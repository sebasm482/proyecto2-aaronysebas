==> flow/design.v <==
module DeBounce (
    input  logic clk,
    input  logic n_reset,
    input  logic button_in,
    input  logic [3:0] columnas,            
    output logic DB_out,                    
    output logic [3:0] columna_presionada   
);
    parameter N = 6;
    parameter integer MAX_COUNT = 15_000_000;  
    reg [N-1:0] q_reg, q_next;
    reg DFF1, DFF2;
    wire q_reset = (DFF1 ^ DFF2);
    wire q_add   = ~q_reg[N-1];
    logic [31:0] counter;
    logic active;
    always @(*) begin
        case ({q_reset, q_add})
            2'b00: q_next = q_reg;
            2'b01: q_next = q_reg + 1;
            default: q_next = {N{1'b0}};
        endcase
    end
    always_ff @(posedge clk or negedge n_reset) begin
        if (!n_reset) begin
            DFF1               <= 0;
            DFF2               <= 0;
            q_reg              <= 0;
            DB_out             <= 0;
            active             <= 0;
            counter            <= 0;
            columna_presionada <= 4'b0000;
        end else begin
            DFF1  <= button_in;
            DFF2  <= DFF1;
            q_reg <= q_next;
            if (q_reg[N-1] && DFF2 && !active) begin
                DB_out             <= 1;
                active             <= 1;
                counter            <= 0;
                columna_presionada <= columnas;  
            end
            else if (active) begin
                if (counter < MAX_COUNT) begin
                    counter <= counter + 1;
                end else begin
                    DB_out  <= 0;
                    active  <= 0;
                    columna_presionada <= 4'b0000;  
                end
            end
        end
    end
endmodule
`timescale 1ns/1ps
module disp_controller(
    input logic clk,
    output logic [3:0] a
);
    parameter int frequency = 27_000_000;                
    parameter int max_count = frequency * 1/1000;  
    logic [24:0] count;   
    always_ff @(posedge clk) begin
        if (count == max_count - 1) begin
            case (a)
                4'b0001: a <= 4'b0010;
                4'b0010: a <= 4'b0100;
                4'b0100: a <= 4'b1000;
                4'b1000: a <= 4'b0001;
                default: a <= 4'b1000;
            endcase
            count <= 0;
        end 
        else begin
            count <= count + 1;
        end
    end
    initial begin
        count = 0;
        a = 4'b0001;  
    end
endmodule
`timescale 1ns/1ns
module disp_dec(
    input logic [3:0] w, 
    output logic [6:0] d
);
    always_comb begin
        case (w)
            4'h0: d <= 7'b1111110;
            4'h1: d <= 7'b0110000;
            4'h2: d <= 7'b1101101;
            4'h3: d <= 7'b1111001;
            4'h4: d <= 7'b0110011;
            4'h5: d <= 7'b1011011;
            4'h6: d <= 7'b1011111;
            4'h7: d <= 7'b1110000;
            4'h8: d <= 7'b1111111;
            4'h9: d <= 7'b1111011;
            4'hA: d <= 7'b1110111;
            4'hB: d <= 7'b0011111;
            4'hC: d <= 7'b1001110;
            4'hD: d <= 7'b0111101;
            4'hE: d <= 7'b1001111;
            4'hF: d <= 7'b1000111;
            default: d <= 7'b0000000;
        endcase
    end
endmodule
`timescale 1 ns / 1 ns
module lecture (
    input logic clk,
    input logic n_reset,
    input logic [3:0] filas_raw,         
    output logic [3:0] columnas,
    output logic [3:0] sample            
);
    logic [3:0] columna_presionada0;  
    logic [3:0] columna_presionada1;
    logic [3:0] columna_presionada2;
    logic [3:0] columna_presionada3;
    logic [3:0] columna_presionada_total;
    logic [3:0] filas_db;  
    columnas_fsm fsm (
        .clk(clk),
        .columnas(columnas)
    );
    DeBounce db0 (
        .clk(clk),
        .n_reset(n_reset),
        .button_in(filas_raw[0]),
        .columnas(columnas),
        .DB_out(filas_db[0]),
        .columna_presionada(columna_presionada0)
    );
    DeBounce db1 (
        .clk(clk),
        .n_reset(n_reset),
        .button_in(filas_raw[1]),
        .columnas(columnas),
        .DB_out(filas_db[1]),
        .columna_presionada(columna_presionada1)
    );
    DeBounce db2 (
        .clk(clk),
        .n_reset(n_reset),
        .button_in(filas_raw[2]),
        .columnas(columnas),
        .DB_out(filas_db[2]),
        .columna_presionada(columna_presionada2)
    );
    DeBounce db3 (
        .clk(clk),
        .n_reset(n_reset),
        .button_in(filas_raw[3]),
        .columnas(columnas),
        .DB_out(filas_db[3]),
        .columna_presionada(columna_presionada3)
    );
    assign columna_presionada_total = columna_presionada0 | columna_presionada1 | columna_presionada2 | columna_presionada3;  
    always @(posedge clk ) begin
        case({columna_presionada_total, filas_db})
            8'b1000_1000 : sample <= 4'b0001;  
            8'b0100_1000 : sample <= 4'b0010;  
            8'b0010_1000 : sample <= 4'b0011;  
            8'b0001_1000 : sample <= 4'b1010;  
            8'b1000_0100 : sample <= 4'b0100;  
            8'b0100_0100 : sample <= 4'b0101;  
            8'b0010_0100 : sample <= 4'b0110;  
            8'b0001_0100 : sample <= 4'b1011;  
            8'b1000_0010 : sample <= 4'b0111;  
            8'b0100_0010 : sample <= 4'b1000;  
            8'b0010_0010 : sample <= 4'b1001;  
            8'b0001_0010 : sample <= 4'b1100;  
            8'b1000_0001 : sample <= 4'b1101;  
            8'b0100_0001 : sample <= 4'b0000;  
            8'b0010_0001 : sample <= 4'b1110;  
            default: sample <= 4'b1111;  
        endcase
    end
endmodule
module columnas_fsm(
    input  logic clk,
    output logic [3:0] columnas
);
    parameter int N = 19;  
    logic [N-1:0] count = 19'd0;
    always_ff @(posedge clk) begin
        if (count[N-1]) begin  
            count <= '0;  
            case (columnas)
                4'b1000: columnas <= 4'b0100;
                4'b0100: columnas <= 4'b0010;
                4'b0010: columnas <= 4'b0001;
                4'b0001: columnas <= 4'b1000;
                default: columnas <= 4'b1000;
            endcase
        end else begin
            count <= count + 1;
        end
    end
endmodule
`timescale 1ns/1ps
module mux(
    input logic [3:0] a,     
    input logic [15:0] cdu,     
    output logic [3:0] w     
);
    always_comb begin
        case (a)
            4'b0001: w = cdu[3:0];       
            4'b0010: w = cdu[7:4];       
            4'b0100: w = cdu[11:8];      
            4'b1000: w = cdu[15:12];     
            default: w = 4'b0000;
        endcase
    end
endmodule
module sume (
    input  logic clk,
    input  logic [3:0] sample,   
    output logic [15:0] cdu,     
    output logic [3:0] debug
);
    typedef enum logic [2:0] {S0, S1, S2, S3, S4, S5, S6} statetype;
    statetype state = S0;
    logic [9:0] w1, w2;
    logic [3:0] sample_A;
    logic flag;
    logic [11:0] sum;
    assign debug = ~state;
    logic [3:0] unidades1, unidades2, decenas1, decenas2;
    logic [3:0] centenas1, centenas2;
    always_comb begin
        w1 = (centenas1 * 100) +
             (decenas1  * 10) +
             unidades1;
        w2 = (centenas2 * 100) +
             (decenas2  * 10) +
             unidades2;  
    end
    always_ff @(posedge clk) begin
        sample_A <= sample;
    end
    assign flag = (sample_A != sample);
    always_ff @(posedge clk) begin
        if (flag && sample != 4'b1111) begin
            case (state)
                S0: centenas1 <= sample;
                S1: decenas1  <= sample;
                S2: unidades1  <= sample;
                S3: centenas2 <= sample;
                S4: decenas2  <= sample;
                S5: unidades2  <= sample;
                S6: sum <= w1 + w2;
            endcase
            case (state)
                S0: state <= S1;
                S1: state <= S2;
                S2: state <= S3;
                S3: state <= S4;
                S4: state <= S5;
                S5: state <= S6;
                S6: state <= S0;
                default: state <= S0;
            endcase
        end
    end
    bin_to_bcd conv_bcd (
        .i_bin(sum),
        .o_bcd(cdu)
    );
endmodule
module bin_to_bcd (
    input  logic [11:0] i_bin,   
    output logic [15:0] o_bcd    
);
    logic [11:0] bin_shift;   
    logic [15:0] bcd;         
    integer i;
    always @(*) begin
        bcd = 16'd0;   
        bin_shift = i_bin;
        for (i = 0; i < 12; i = i + 1) begin
            if (bcd[3:0] > 4)
                bcd[3:0] = bcd[3:0] + 3;
            if (bcd[7:4] > 4)
                bcd[7:4] = bcd[7:4] + 3;
            if (bcd[11:8] > 4)
                bcd[11:8] = bcd[11:8] + 3;
            if (bcd[15:12] > 4)
                bcd[15:12] = bcd[15:12] + 3;
            bcd = {bcd[14:0], bin_shift[11]};
            bin_shift = bin_shift << 1;
        end
        o_bcd = bcd;
    end
endmodule
`timescale 1ns/1ps
module top(
    input logic clk,
    input logic [3:0] filas_raw,  
    output logic [6:0] d,   
    output logic [3:0] a,  
    output logic [3:0] columnas,  
    output logic [3:0] led   
    );      
    logic [3:0] w;
    logic [3:0] sample;  
    logic [15:0] cdu;
    reg n_reset = 1;
    disp_dec decoder (.w(w), .d(d));
    disp_controller controller (.clk(clk), .a(a));
    mux mux (.a(a), .cdu(cdu), .w(w));
    sume suma (
    .clk(clk),              
    .sample(sample),       
    .cdu(cdu),
    .debug(led)              
    );
    lecture lect (
        .clk(clk),
        .n_reset(n_reset),
        .filas_raw(filas_raw),
        .columnas(columnas),
        .sample(sample)
    );
endmodule
======== Reports on top ========
The steps from the RTL of top to its reports follow in flow order.
Lines are those of the file above, counted from 1.
Not given: --
design
  top module .............................. top
  clock input ............................. clk
  library ................................. sky130hd
  timing corner ........................... tt_025C_1v80

======== Word-level counts ========
Yosys after proc, flatten, opt, wreduce and memory -nomap, before mapping. Memory bits, and registers merged into a memory's read port (data or address), are not among the register bits. Print and check cells are not counted. Equal cells are merged and count once.
Yosys's memory passes give these memory sizes; they may raise the number of words (mostly to a power of two), join words into wider ones and drop unused or constant bits.
operators by class
  magnitude comparators ................... 42
  shift-type cells ........................ 0
  muxes and demuxes ....................... 67
  reduce/logical cells .................... 41
  $mul .................................... 4
  add/sub/neg operators ................... 53
  div/mod/pow operators ................... 0
  bitwise operators ....................... 16
  eq/ne operators ......................... 39
operator list
  cell                                                                             number
  4-bit 2-to-1 mux                                                                 41
  4-bit by 3-bit > comparator with 1-bit output (second input constant)            34
  32-bit by 1-bit adder with 32-bit output (second input constant)                 4
  32-bit by 24-bit less-than comparator with 1-bit output (second input constant)  4
  4-bit by 2-bit adder with 4-bit output (second input constant)                   27
  4-bit by 5-bit multiplier with 8-bit output (second input constant)              2
  4-bit case mux with 15-bit select                                                1
  6-bit case mux with 2-bit select                                                 4
  4-bit by 3-bit multiplier with 7-bit output (second input constant)              2
  2-bit AND reduction                                                              19
  8-bit by 6-bit equality test with 1-bit output (second input constant)           4
  8-bit by 7-bit equality test with 1-bit output (second input constant)           4
  8-bit equality test (second input constant)                                      4
  3-bit 2-to-1 mux                                                                 9
  25-bit by 1-bit adder with 25-bit output (second input constant)                 1
  25-bit by 15-bit equality test with 1-bit output (second input constant)         1
  6-bit by 1-bit adder with 6-bit output (second input constant)                   4
  8-bit by 5-bit equality test with 1-bit output (second input constant)           3
  4-bit case mux with 3-bit select                                                 2
  3-bit by 2-bit adder with 3-bit output (second input constant)                   7
  10-bit adder                                                                     2
  10-bit by 4-bit adder with 10-bit output                                         2
  19-bit by 1-bit adder with 19-bit output (second input constant)                 1
  3-bit case mux with 6-bit select                                                 1
  4-bit case mux with 4-bit select                                                 1
  4-bit bitwise OR                                                                 3
  10-bit by 10-bit adder with 11-bit output                                        1
  1-bit logical AND                                                                9
Not listed: further kinds 23, cells in them 65.
bit counts
  word width x clocked read ports ......... 0
  input port bits ......................... 5
  bits in registers ....................... 283
  memory cells ............................ 1
  output and inout bits ................... 19
  word-level cells ........................ 305
  latch bits .............................. 0
  bits in read-only memories .............. 112
  RAM bits ................................ 0
memories
  memory            depth  width  rd ports  wr ports  RTL line  source
  (name not given)  16     7      1         0         89        case (w)

======== Depth ========
Yosys ltp: most cells in a row. Word level: on the elaborated netlist, between registers, memories and ports. Mapped: between sequential cells and ports; inverters and the memories' decode and read muxes count.
logic depth
  depth after elaboration ................. 23
  ABC_AREA ................................ 0
  gate-level depth with buffers ........... 40
  mapped depth without buffers ............ 36

======== After synthesis ========
Source: synth_stat.txt of the flow (Yosys; design flattened, memories mapped). It holds for the ABC_AREA given above (unset counts as 0); a run with the other value may have another netlist.
synthesis totals
  mapped area ............................. 0.0155362 mm^2
  buffers ................................. 45
  flip-flop cells ......................... 282
  standard cells after synthesis .......... 1644
  sequential part of the area ............. 0.0065062 mm^2
cells by type
  type                       number  area in all (um^2)
  sky130_fd_sc_hd__dfxtp_1   196     3.92E+03
  sky130_fd_sc_hd__edfxtp_1  86      2.58E+03
  sky130_fd_sc_hd__ha_1      96      1.2E+03
  sky130_fd_sc_hd__xnor2_1   84      735.706
  sky130_fd_sc_hd__nor2_1    194     728.198
  sky130_fd_sc_hd__xor2_1    81      709.43
  sky130_fd_sc_hd__nand2_1   107     401.635
  sky130_fd_sc_hd__inv_1     95      356.592
  sky130_fd_sc_hd__a21oi_1   67      335.322
  sky130_fd_sc_hd__nand3_1   65      325.312
  sky130_fd_sc_hd__nor2b_1   49      306.544
  sky130_fd_sc_hd__o21ai_0   49      245.235
  sky130_fd_sc_hd__nand4_1   37      231.472
  sky130_fd_sc_hd__fa_1      11      220.211
  sky130_fd_sc_hd__or3_1     32      200.192
  sky130_fd_sc_hd__mux2i_1   19      190.182
  sky130_fd_sc_hd__nor4_1    29      181.424
  sky130_fd_sc_hd__and2_1    27      168.912
Other cell types: 85; their cells: 320.
The figures by module come from a second, unflattened synthesis with its own total; it is not the netlist above.
unflattened totals
  cells (unflattened synthesis) ........... 1889
  area (unflattened synthesis) ............ 0.0179009 mm^2
Each row is one instance without its submodules.
by module
  module           sequential area (mm^2)  cells  times used  area (mm^2)
  DeBounce         0.0011511               222    4           0.0022159
  sume             0.0012212               280    1           0.0031856
  bin_to_bcd       0                       365    1           0.0025862
  disp_controller  0.0006206               123    1           0.0012274
  columnas_fsm     0.0005005               95     1           0.0009547
  lecture          0.0000801               84     1           0.0006406
  disp_dec         0                       33     1           0.0002878
  mux              0                       20     1           0.0001514
  top              0                       1      1           0.0000038

======== Timing after synthesis ========
OpenSTA on the mapped netlist: ideal clock, no wires. The path of least setup slack (recovery checks aside). Input and output delay are each 20% of the period. Register names are those of the netlist, which keeps one name where synthesis merged equal registers.
timing path post-synthesis
  kind .................................... reg2out
  start ................................... register suma.sum[8]
  end ..................................... output d[2]
  time at the first pin ................... 0 ps
  buffers on the path ..................... 5
  arrival time ............................ 7093 ps
  slack ................................... 987 ps
  output delay ............................ 2020 ps
  driving pins on the path ................ 36
  delay of the path ....................... 7093 ps
  clock period ............................ 10100 ps
  synthesis period reached ................ 9113 ps
"delay of the path" is the arrival time less input delay plus setup time.
A path that ends at an output port has no setup time.
"driving pins on the path" counts driving pins, that of a launching flip-flop among them; a cell with two outputs on the path counts twice.
"synthesis period reached" is the clock period less the worst setup slack; recovery checks do not enter. This is arithmetic on one report: input and output delays are still those of the set period (20% each).
The rows between start and end are the longest chain of elaborated cells between them; the timing report does not say that the signal goes this way. Where chains are equally long, one stands for them.
Each line given opens the expression or statement behind the cell; cells for indexed reads and writes are added by Yosys, which also makes memories of some case tables.
The chain passes a memory read, where the word-level depth is cut; so it can be longer than that depth.
on the way, post-synthesis
  path through ............................ sky130_fd_sc_hd__edfxtp_1 > sky130_fd_sc_hd__buf_2 > sky130_fd_sc_hd__inv_1 > sky130_fd_sc_hd__ha_1 > sky130_fd_sc_hd__inv_1 > sky130_fd_sc_hd__ha_1 > sky130_fd_sc_hd__buf_6 > sky130_fd_sc_hd__and2_1 > sky130_fd_sc_hd__buf_6 > sky130_fd_sc_hd__o311a_1 > sky130_fd_sc_hd__or4_4 > sky130_fd_sc_hd__a21o_2 > sky130_fd_sc_hd__nand4_1 > sky130_fd_sc_hd__a32o_1 > sky130_fd_sc_hd__ha_1 > sky130_fd_sc_hd__clkbuf_1 > sky130_fd_sc_hd__a21oi_1 > sky130_fd_sc_hd__o21a_1 > sky130_fd_sc_hd__o31ai_1 > sky130_fd_sc_hd__nand2_1 > sky130_fd_sc_hd__ha_1 > sky130_fd_sc_hd__or4_1 > sky130_fd_sc_hd__and2_1 > sky130_fd_sc_hd__buf_6 > sky130_fd_sc_hd__ha_1 > sky130_fd_sc_hd__o211ai_1 > sky130_fd_sc_hd__a32oi_1 > sky130_fd_sc_hd__xnor2_1 > sky130_fd_sc_hd__ha_1 > sky130_fd_sc_hd__nand2b_1 > sky130_fd_sc_hd__mux2i_1 > sky130_fd_sc_hd__a22o_1 > sky130_fd_sc_hd__a211o_1 > sky130_fd_sc_hd__ha_1 > sky130_fd_sc_hd__and3_1 > sky130_fd_sc_hd__a211oi_1
  length of the longest elaborated chain .. 18
  elaborated cells on any way between the ends .. 80
ends and longest elaborated chain, post-synthesis
  what                                           RTL line  source
  start, declared                                230       logic [11:0] sum;
  start, assigned                                255       S6: sum <= w1 + w2;
  4-bit by 2-bit adder with 4-bit output         286       bcd[3:0] = bcd[3:0] + 3;
  4-bit 2-to-1 mux                               285       if (bcd[3:0] > 4)
  4-bit by 3-bit > comparator with 1-bit output  285
  4-bit 2-to-1 mux                               285
  4-bit by 3-bit > comparator with 1-bit output  285
  4-bit 2-to-1 mux                               285
  4-bit by 3-bit > comparator with 1-bit output  285
  (+4 left out)                                  --
  4-bit 2-to-1 mux                               285
  4-bit by 2-bit adder with 4-bit output         288       bcd[7:4] = bcd[7:4] + 3;
  4-bit 2-to-1 mux                               287       if (bcd[7:4] > 4)
  4-bit by 2-bit adder with 4-bit output         290       bcd[11:8] = bcd[11:8] + 3;
  4-bit 2-to-1 mux                               289       if (bcd[11:8] > 4)
  4-bit case mux with 4-bit select               210       case (a)
  memory 16 x 7 bit                              89        case (w)
  end, declared                                  303       output logic [6:0] d,

======== Path in the finished layout ========
Path of least setup slack in the final report of run 1 (OpenROAD, finished layout, wires in). Where an end is a register, its clock arrival counts in the times.
The path's times are printed in steps of 10 ps; the period is the one set.
timing path after layout
  kind .................................... reg2out
  start ................................... register suma.sum[8]
  end ..................................... output d[6]
  time at the first pin ................... 520 ps
  arrival time ............................ 7190 ps
  buffers on the path ..................... 3
  slack ................................... -2340 ps
  output delay ............................ 1210 ps
  clock period ............................ 6070 ps
  driving pins on the path ................ 35
The rows between start and end are the longest chain of elaborated cells between them; the timing report does not say that the signal goes this way. Where chains are equally long, one stands for them.
The chain passes a memory read, where the word-level depth is cut; so it can be longer than that depth.
on the way, after layout
  path through ............................ sky130_fd_sc_hd__edfxtp_1 > sky130_fd_sc_hd__inv_4 > sky130_fd_sc_hd__ha_4 > sky130_fd_sc_hd__inv_4 > sky130_fd_sc_hd__ha_4 > sky130_fd_sc_hd__and2_4 > sky130_fd_sc_hd__o311a_4 > sky130_fd_sc_hd__or4_4 > sky130_fd_sc_hd__a21o_4 > sky130_fd_sc_hd__nand2_4 > sky130_fd_sc_hd__nor2_2 > sky130_fd_sc_hd__a32o_2 > sky130_fd_sc_hd__ha_4 > sky130_fd_sc_hd__or3_4 > sky130_fd_sc_hd__a21oi_4 > sky130_fd_sc_hd__or4_4 > sky130_fd_sc_hd__nand2_4 > sky130_fd_sc_hd__ha_4 > sky130_fd_sc_hd__or4_4 > sky130_fd_sc_hd__and2_4 > sky130_fd_sc_hd__ha_4 > sky130_fd_sc_hd__o211ai_1 > sky130_fd_sc_hd__a32oi_1 > sky130_fd_sc_hd__xnor2_1 > sky130_fd_sc_hd__buf_4 > sky130_fd_sc_hd__ha_4 > sky130_fd_sc_hd__o21ai_4 > sky130_fd_sc_hd__xnor2_2 > sky130_fd_sc_hd__nand2_1 > sky130_fd_sc_hd__o2111a_2 > sky130_fd_sc_hd__buf_6 > sky130_fd_sc_hd__ha_4 > sky130_fd_sc_hd__or3_4 > sky130_fd_sc_hd__o211ai_1 > sky130_fd_sc_hd__buf_2
  length of the longest elaborated chain .. 18
  elaborated cells on any way between the ends .. 80
ends and longest elaborated chain, after layout
  what                                           RTL line  source
  start, declared                                230       logic [11:0] sum;
  start, assigned                                255       S6: sum <= w1 + w2;
  4-bit by 2-bit adder with 4-bit output         286       bcd[3:0] = bcd[3:0] + 3;
  4-bit 2-to-1 mux                               285       if (bcd[3:0] > 4)
  4-bit by 3-bit > comparator with 1-bit output  285
  4-bit 2-to-1 mux                               285
  4-bit by 3-bit > comparator with 1-bit output  285
  4-bit 2-to-1 mux                               285
  4-bit by 3-bit > comparator with 1-bit output  285
  (+4 left out)                                  --
  4-bit 2-to-1 mux                               285
  4-bit by 2-bit adder with 4-bit output         288       bcd[7:4] = bcd[7:4] + 3;
  4-bit 2-to-1 mux                               287       if (bcd[7:4] > 4)
  4-bit by 2-bit adder with 4-bit output         290       bcd[11:8] = bcd[11:8] + 3;
  4-bit 2-to-1 mux                               289       if (bcd[11:8] > 4)
  4-bit case mux with 4-bit select               210       case (a)
  memory 16 x 7 bit                              89        case (w)
  end, declared                                  303       output logic [6:0] d,

FLOW RESULTS
============

Below are 2 stored runs of the flow (Yosys, OpenROAD; platform sky130hd) on top, each with its settings and what was measured, unordered. Constraints: input delay and output delay 20% of the set period each, output load 0.01 pF.
"clock period achieved" = clock period - worst setup slack. The figure is calculated, with input and output delays left at 20% of the set period.
"time on the worst setup path" = time allowed to the worst setup path (clock period - input delay - output delay, where it has them) - its slack; a late launch clock adds to it, a late capture clock takes from it.
By "power consumption" is meant OpenSTA's value without simulated activity: inputs other than the clock are taken to toggle once in ten clock periods, and the tool carries that through the logic.
"time on the worst setup path" is known to 10 ps.

======== run 1 ========
==> flow/run.sh <==
#!/bin/bash
# the make line also repeats the synthesis and layout settings of config.mk as NAME=value (left out here)
make -C /OpenROAD-flow-scripts/flow DESIGN_CONFIG=/design/flow/config.mk WORK_HOME=/design/flow/orfs CLKGATE_MAP_FILE= finish
==> flow/config.mk <==
export PLATFORM = sky130hd
export DESIGN_NAME = top
export DESIGN_NICKNAME = top
export VERILOG_FILES = /design/flow/design.v
export SDC_FILE = /design/flow/constraint.sdc
export NUM_CORES = 4
export LEC_CHECK = 0
export CAP_MARGIN = 20
export CORE_MARGIN = 2
export CORE_UTILIZATION = 32
export HOLD_SLACK_MARGIN = 0.03
export MAX_ROUTING_LAYER = met5
export PLACE_DENSITY_LB_ADDON = 0.03
export SLEW_MARGIN = 20
==> flow/constraint.sdc <==
create_clock -name core_clock -period 6.07 [get_ports {clk}]
set_input_delay 1.2140 -clock core_clock [delete_from_list [all_inputs] [get_ports {clk}]]
set_output_delay 1.2140 -clock core_clock [all_outputs]
set_load 0.01 [all_outputs]

-------- measured, run 1 --------
  synthesis area .......................... 0.0155362 mm^2
  area inside the die boundary ............ 0.0503284 mm^2
  standard-cell area after layout ......... 0.0197014 mm^2
  setup slack of the critical path ........ -2338 ps
  setup TNS ............................... -15880 ps
  worst-case hold slack ................... 366 ps
  power consumption ....................... 0.004428 W
  clock period achieved ................... 8408 ps
  time on the worst setup path ............ 7190 ps
  type of the worst setup path ............ reg2out

======== run 2 ========
==> flow/run.sh <==
#!/bin/bash
# the make line also repeats the synthesis and layout settings of config.mk as NAME=value (left out here)
make -C /OpenROAD-flow-scripts/flow DESIGN_CONFIG=/design/flow/config.mk WORK_HOME=/design/flow/orfs CLKGATE_MAP_FILE= finish
==> flow/config.mk <==
export PLATFORM = sky130hd
export DESIGN_NAME = top
export DESIGN_NICKNAME = top
export VERILOG_FILES = /design/flow/design.v
export SDC_FILE = /design/flow/constraint.sdc
export NUM_CORES = 4
export LEC_CHECK = 0
export CAP_MARGIN = 20
export CELL_PAD_IN_SITES_DETAIL_PLACEMENT = 0
export CORE_MARGIN = 2
export CORE_UTILIZATION = 20
export CTS_CLUSTER_SIZE = 99
export PLACE_DENSITY = 0.47
export SLEW_MARGIN = 20
export TNS_END_PERCENT = 95
==> flow/constraint.sdc <==
create_clock -name core_clock -period 13.6 [get_ports {clk}]
set_input_delay 2.7200 -clock core_clock [delete_from_list [all_inputs] [get_ports {clk}]]
set_output_delay 2.7200 -clock core_clock [all_outputs]
set_load 0.01 [all_outputs]

-------- measured, run 2 --------
  synthesis area .......................... 0.0155362 mm^2
  area inside the die boundary ............ 0.0799249 mm^2
  standard-cell area after layout ......... 0.0181174 mm^2
  setup slack of the critical path ........ 1811 ps
  setup TNS ............................... 0 ps
  worst-case hold slack ................... 364 ps
  power consumption ....................... 0.002065 W
  clock period achieved ................... 11789 ps
  time on the worst setup path ............ 9070 ps
  type of the worst setup path ............ reg2out
